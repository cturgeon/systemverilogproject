==> flow/design.v <==
`timescale 1ns / 1ps
`timescale 1ns / 1ps
`default_nettype none
module keyboard(
   input wire clk,
   input wire ps2_clk,
   input wire ps2_data,
   output logic [31:0] keyb_char = 0
   );
   logic [31:0] temp_char = 0;
   logic [9:0] bits = 0;
   logic [3:0] count = 0;
   logic [1:0] ps2_clk_prev2 = 2'b11;
   logic [19:0] timeout = 0;
   always_ff @(posedge clk)
      ps2_clk_prev2 <= {ps2_clk_prev2[0], ps2_clk};
   always_ff @(posedge clk)
   begin
      if((count == 11) || (timeout[19] == 1))
      begin
         count <= 0;
         if((temp_char[7:0] == 8'hE0) || (temp_char[7:0] == 8'hF0)) begin        
            temp_char[31:0] <= {temp_char[23:0], bits[7:0]};                     
            if((bits[7:0] != 8'hE0) && (bits[7:0] != 8'hF0))                     
               keyb_char <= {temp_char[23:0], bits[7:0]};                        
         end
         else begin                                                              
            temp_char[31:0] <= {24'b0, bits[7:0]};                               
            if((bits[7:0] != 8'hE0) && (bits[7:0] != 8'hF0))                     
               keyb_char <= {24'b0, bits[7:0]};                                  
         end
      end
      else
      begin
         if(ps2_clk_prev2 == 2'b10)
         begin
            count <= count + 1;
            bits <= {ps2_data, bits[9:1]};
         end
      end
   end
   always_ff @(posedge clk)
      timeout <= (count != 0) ? timeout + 1 : 0;
endmodule
### Tool chain data of keyboard

The steps from the RTL of keyboard to its reports follow in flow order.
Lines are those of the file above, counted from 1.
Not given: -

| design | value |
|---|---|
| top | keyboard |
| clock input | clk |
| standard-cell library | sky130hd |
| timing corner | tt_025C_1v80 |

### Elaborated design

Source: Yosys, flattened and elaborated, memories not mapped. Widths are those after wreduce. Registers that Yosys merges into a memory's read port (data or address) are not register bits. Print and check cells do not count. Equal cells are merged and count once.

| bit counts | value |
|---|---|
| input bits | 3 |
| word-level cells | 25 |
| output and inout bits | 32 |
| flip-flop bits (word level) | 92 |

| cells by class | value |
|---|---|
| mux-type cells | 3 |
| bitwise operators | 1 |
| add/subtract/negate cells | 2 |
| equal/unequal tests | 6 |
| reductions and logical operators | 6 |

Operators by type and width:

| operator | count |
|---|---|
| 32-bit 2-to-1 mux | 3 |
| 20-bit by 1-bit adder with 20-bit output (second input constant) | 1 |
| 8-bit == test (second input constant) | 2 |
| 8-bit inequality test (second input constant) | 2 |
| 2-bit AND reduction | 2 |
| 4-bit by 1-bit adder with 4-bit output (second input constant) | 1 |
| 4-bit == test (second input constant) | 1 |
| 4-bit nonzero test | 1 |
| 1-bit logical OR | 2 |
| 2-bit == test (second input constant) | 1 |
| 1-bit logical AND | 1 |
| 1-bit inverter | 1 |

### Depth

Yosys ltp: most cells in a row. Word level: on the elaborated netlist, between registers, memories and ports. Mapped: between sequential cells and ports; inverters and the memories' decode and read muxes count.

| depth | value |
|---|---|
| word-level depth | 4 |
| ABC_AREA | 1 |
| mapped depth | 8 |
| depth with buffers taken out | 8 |

### Synthesis result

Yosys stat after the flow's synthesis: flattened, memories mapped to cells. It holds for the ABC_AREA given above (unset counts as 0); a run with the other value may have another netlist.

| synthesis totals | value |
|---|---|
| cell count | 289 |
| mapped area | 3434.5 um^2 |
| buffers | 3 |
| flip-flop cells | 92 |

Cell types:

| type | count | area in all (um^2) |
|---|---|---|
| sky130_fd_sc_hd__edfxtp_1 | 66 | 1.98E+03 |
| sky130_fd_sc_hd__dfxtp_1 | 26 | 520.499 |
| sky130_fd_sc_hd__nor2_1 | 53 | 198.941 |
| sky130_fd_sc_hd__inv_1 | 39 | 146.39 |
| sky130_fd_sc_hd__nand2_1 | 36 | 135.13 |
| sky130_fd_sc_hd__a21oi_1 | 13 | 65.062 |
| sky130_fd_sc_hd__nand3_1 | 13 | 65.062 |
| sky130_fd_sc_hd__nor2_4 | 5 | 56.304 |
| sky130_fd_sc_hd__ha_1 | 3 | 37.536 |
| sky130_fd_sc_hd__nand3_2 | 3 | 30.029 |
| sky130_fd_sc_hd__o21ai_0 | 6 | 30.029 |
| sky130_fd_sc_hd__nor3_1 | 5 | 25.024 |
| sky130_fd_sc_hd__nand2_2 | 3 | 18.768 |
| sky130_fd_sc_hd__nand4_1 | 3 | 18.768 |
| sky130_fd_sc_hd__xor2_1 | 2 | 17.517 |
| sky130_fd_sc_hd__nor2_2 | 2 | 12.512 |
| sky130_fd_sc_hd__buf_6 | 1 | 11.261 |
| sky130_fd_sc_hd__o21bai_2 | 1 | 11.261 |

Not listed: further types 9, cells in them 9.

### Worst setup path after synthesis

Source: OpenSTA report_checks on the synthesized netlist (no wires, ideal clock, input and output delay 20% of the period each), path of least setup slack; recovery checks are left aside. Register names are those of the netlist, which keeps one name where synthesis merged equal registers.

| timing after synthesis | value |
|---|---|
| path type | register to register |
| from | register count[0] |
| to | register keyb_char[0] |
| arrival | 3858 ps |
| period | 2790 ps |
| required time | 2320 ps |
| delay of the path | 4328 ps |
| launch time at the first pin | 0 ps |
| stages | 5 |
| setup time | 470 ps |
| buffers on the path | 0 |
| slack | -1539 ps |
| synthesis period reached | 4329 ps |

"delay of the path" is the arrival time less input delay plus setup time.
"stages" counts driving pins, that of a launching flip-flop among them; a cell with two outputs on the path counts twice.
"synthesis period reached" is the clock period less the worst setup slack; recovery checks do not enter. This is arithmetic on one report: input and output delays are still those of the set period (20% each).
The rows between start and end are the longest chain of elaborated cells between them; the timing report does not say that the signal goes this way. Where chains are equally long, one stands for them.
Each line given opens the expression or statement behind the cell; cells for indexed reads and writes are added by Yosys, which also makes memories of some case tables.

| on the way, after synthesis | value |
|---|---|
| cells stage by stage | sky130_fd_sc_hd__dfxtp_1 sky130_fd_sc_hd__ha_1 sky130_fd_sc_hd__nand2_1 sky130_fd_sc_hd__o21bai_2 sky130_fd_sc_hd__a21boi_0 |
| cells in the longest elaborated chain | 3 |
| elaborated cells between the ends (all ways) | 3 |
| source lines of those cells | 1 |
| those cells by class | eq/ne (1); reduce/logical (2) |

RTL lines, path after synthesis:

| element | RTL line | text |
|---|---|---|
| start: declaration | 12 | `logic [3:0] count = 0;` |
| start: assignment | 21 | `count <= 0;` |
| start: assignment | 37 | `count <= count + 1;` |
| 4-bit == test | 19 | `if((count == 11) \|\| (timeout[19] == 1))` |
| 1-bit logical OR | 19 |  |
| 2-bit AND reduction | - |  |
| end: assignment | 25 | `keyb_char <= {temp_char[23:0], bits[7:0]};` |
| end: assignment | 30 | `keyb_char <= {24'b0, bits[7:0]};` |
| end: declaration | 8 | `output logic [31:0] keyb_char = 0` |

### Worst path after layout

Path of least setup slack in the final report of job 1 (OpenROAD, finished layout, wires in). Where an end is a register, its clock arrival counts in the times.
The report prints the path's times to 10 ps; the period is as set.

| timing after layout | value |
|---|---|
| path type | register to register |
| from | register count[1] |
| to | register keyb_char[18] |
| stages | 6 |
| required time | 2100 ps |
| setup time | 290 ps |
| launch time at the first pin | 340 ps |
| slack | 390 ps |
| arrival | 1710 ps |
| period | 2060 ps |
| buffers on the path | 1 |

The rows between start and end are the longest chain of elaborated cells between them; the timing report does not say that the signal goes this way. Where chains are equally long, one stands for them.

| on the way, after layout | value |
|---|---|
| cells stage by stage | sky130_fd_sc_hd__dfxtp_2 sky130_fd_sc_hd__ha_4 sky130_fd_sc_hd__nand2_2 sky130_fd_sc_hd__o21bai_4 sky130_fd_sc_hd__a21boi_4 sky130_fd_sc_hd__buf_12 |
| cells in the longest elaborated chain | 3 |
| elaborated cells between the ends (all ways) | 3 |
| source lines of those cells | 1 |
| those cells by class | eq/ne (1); reduce/logical (2) |

RTL lines, path after layout:

| element | RTL line | text |
|---|---|---|
| start: declaration | 12 | `logic [3:0] count = 0;` |
| start: assignment | 21 | `count <= 0;` |
| start: assignment | 37 | `count <= count + 1;` |
| 4-bit == test | 19 | `if((count == 11) \|\| (timeout[19] == 1))` |
| 1-bit logical OR | 19 |  |
| 2-bit AND reduction | - |  |
| end: assignment | 25 | `keyb_char <= {temp_char[23:0], bits[7:0]};` |
| end: assignment | 30 | `keyb_char <= {24'b0, bits[7:0]};` |
| end: declaration | 8 | `output logic [31:0] keyb_char = 0` |

Below are 2 stored runs of the flow (Yosys, OpenROAD; platform sky130hd) on keyboard, each with its settings and what was measured, unordered. Constraints: input delay and output delay 20% of the set period each, output load 0.01 pF.
"clock period reached": clock period set for the run, less the worst setup slack. It is reckoned from that one timing run; input and output delays stay at 20% of the period that was set.
By "critical setup path time" is meant the share of the clock period that the worst setup path is allowed (20% is reserved at inputs, 20% at outputs), minus its slack. Clock arrival times at its registers enter into it.
"total power of the final layout" rests on the timing tool's default activity at the inputs, not on a simulated workload.
"critical setup path time" is known to 10 ps.
A setting shown as n/a is not set for that run.

| setting or result | job 1 | job 2 |
|---|---|---|
| period_ns | 2.06 | 2.33 |
| CORE_UTILIZATION | 20 | 56 |
| PLACE_DENSITY_LB_ADDON | 0.13 | n/a |
| HOLD_SLACK_MARGIN | -0.03 | n/a |
| CELL_PAD_IN_SITES_GLOBAL_PLACEMENT | 1 | n/a |
| CELL_PAD_IN_SITES_DETAIL_PLACEMENT | 0 | n/a |
| ABC_AREA | 1 | n/a |
| CTS_CLUSTER_SIZE | 55 | 10 |
| CTS_CLUSTER_DIAMETER | 238 | n/a |
| MIN_ROUTING_LAYER | met1 | met2 |
| CAP_MARGIN | 20 | 20 |
| CORE_MARGIN | 2 | 8 |
| SLEW_MARGIN | 20 | 35 |
| PLACE_DENSITY | n/a | 0.38 |
| smallest setup slack (ps) | 392 | 494 |
| standard-cell area of the final layout (um^2) | 4430.5 | 3952.5 |
| summed negative setup slack (ps) | 0 | 0 |
| overall die area (um^2) | 18237.2 | 8458.5 |
| final worst hold slack (ps) | 349 | 364 |
| clock period reached (ps) | 1668 | 1836 |
| critical setup path time (ps) | 1670 | 1840 |
| critical path kind | register to register | register to register |
| final design utilization (%) | 26.5 | 71.3 |
| total power of the final layout (uW) | 4631 | 3569 |
| area of the synthesized netlist (um^2) | 3434.5 | 3231.8 |
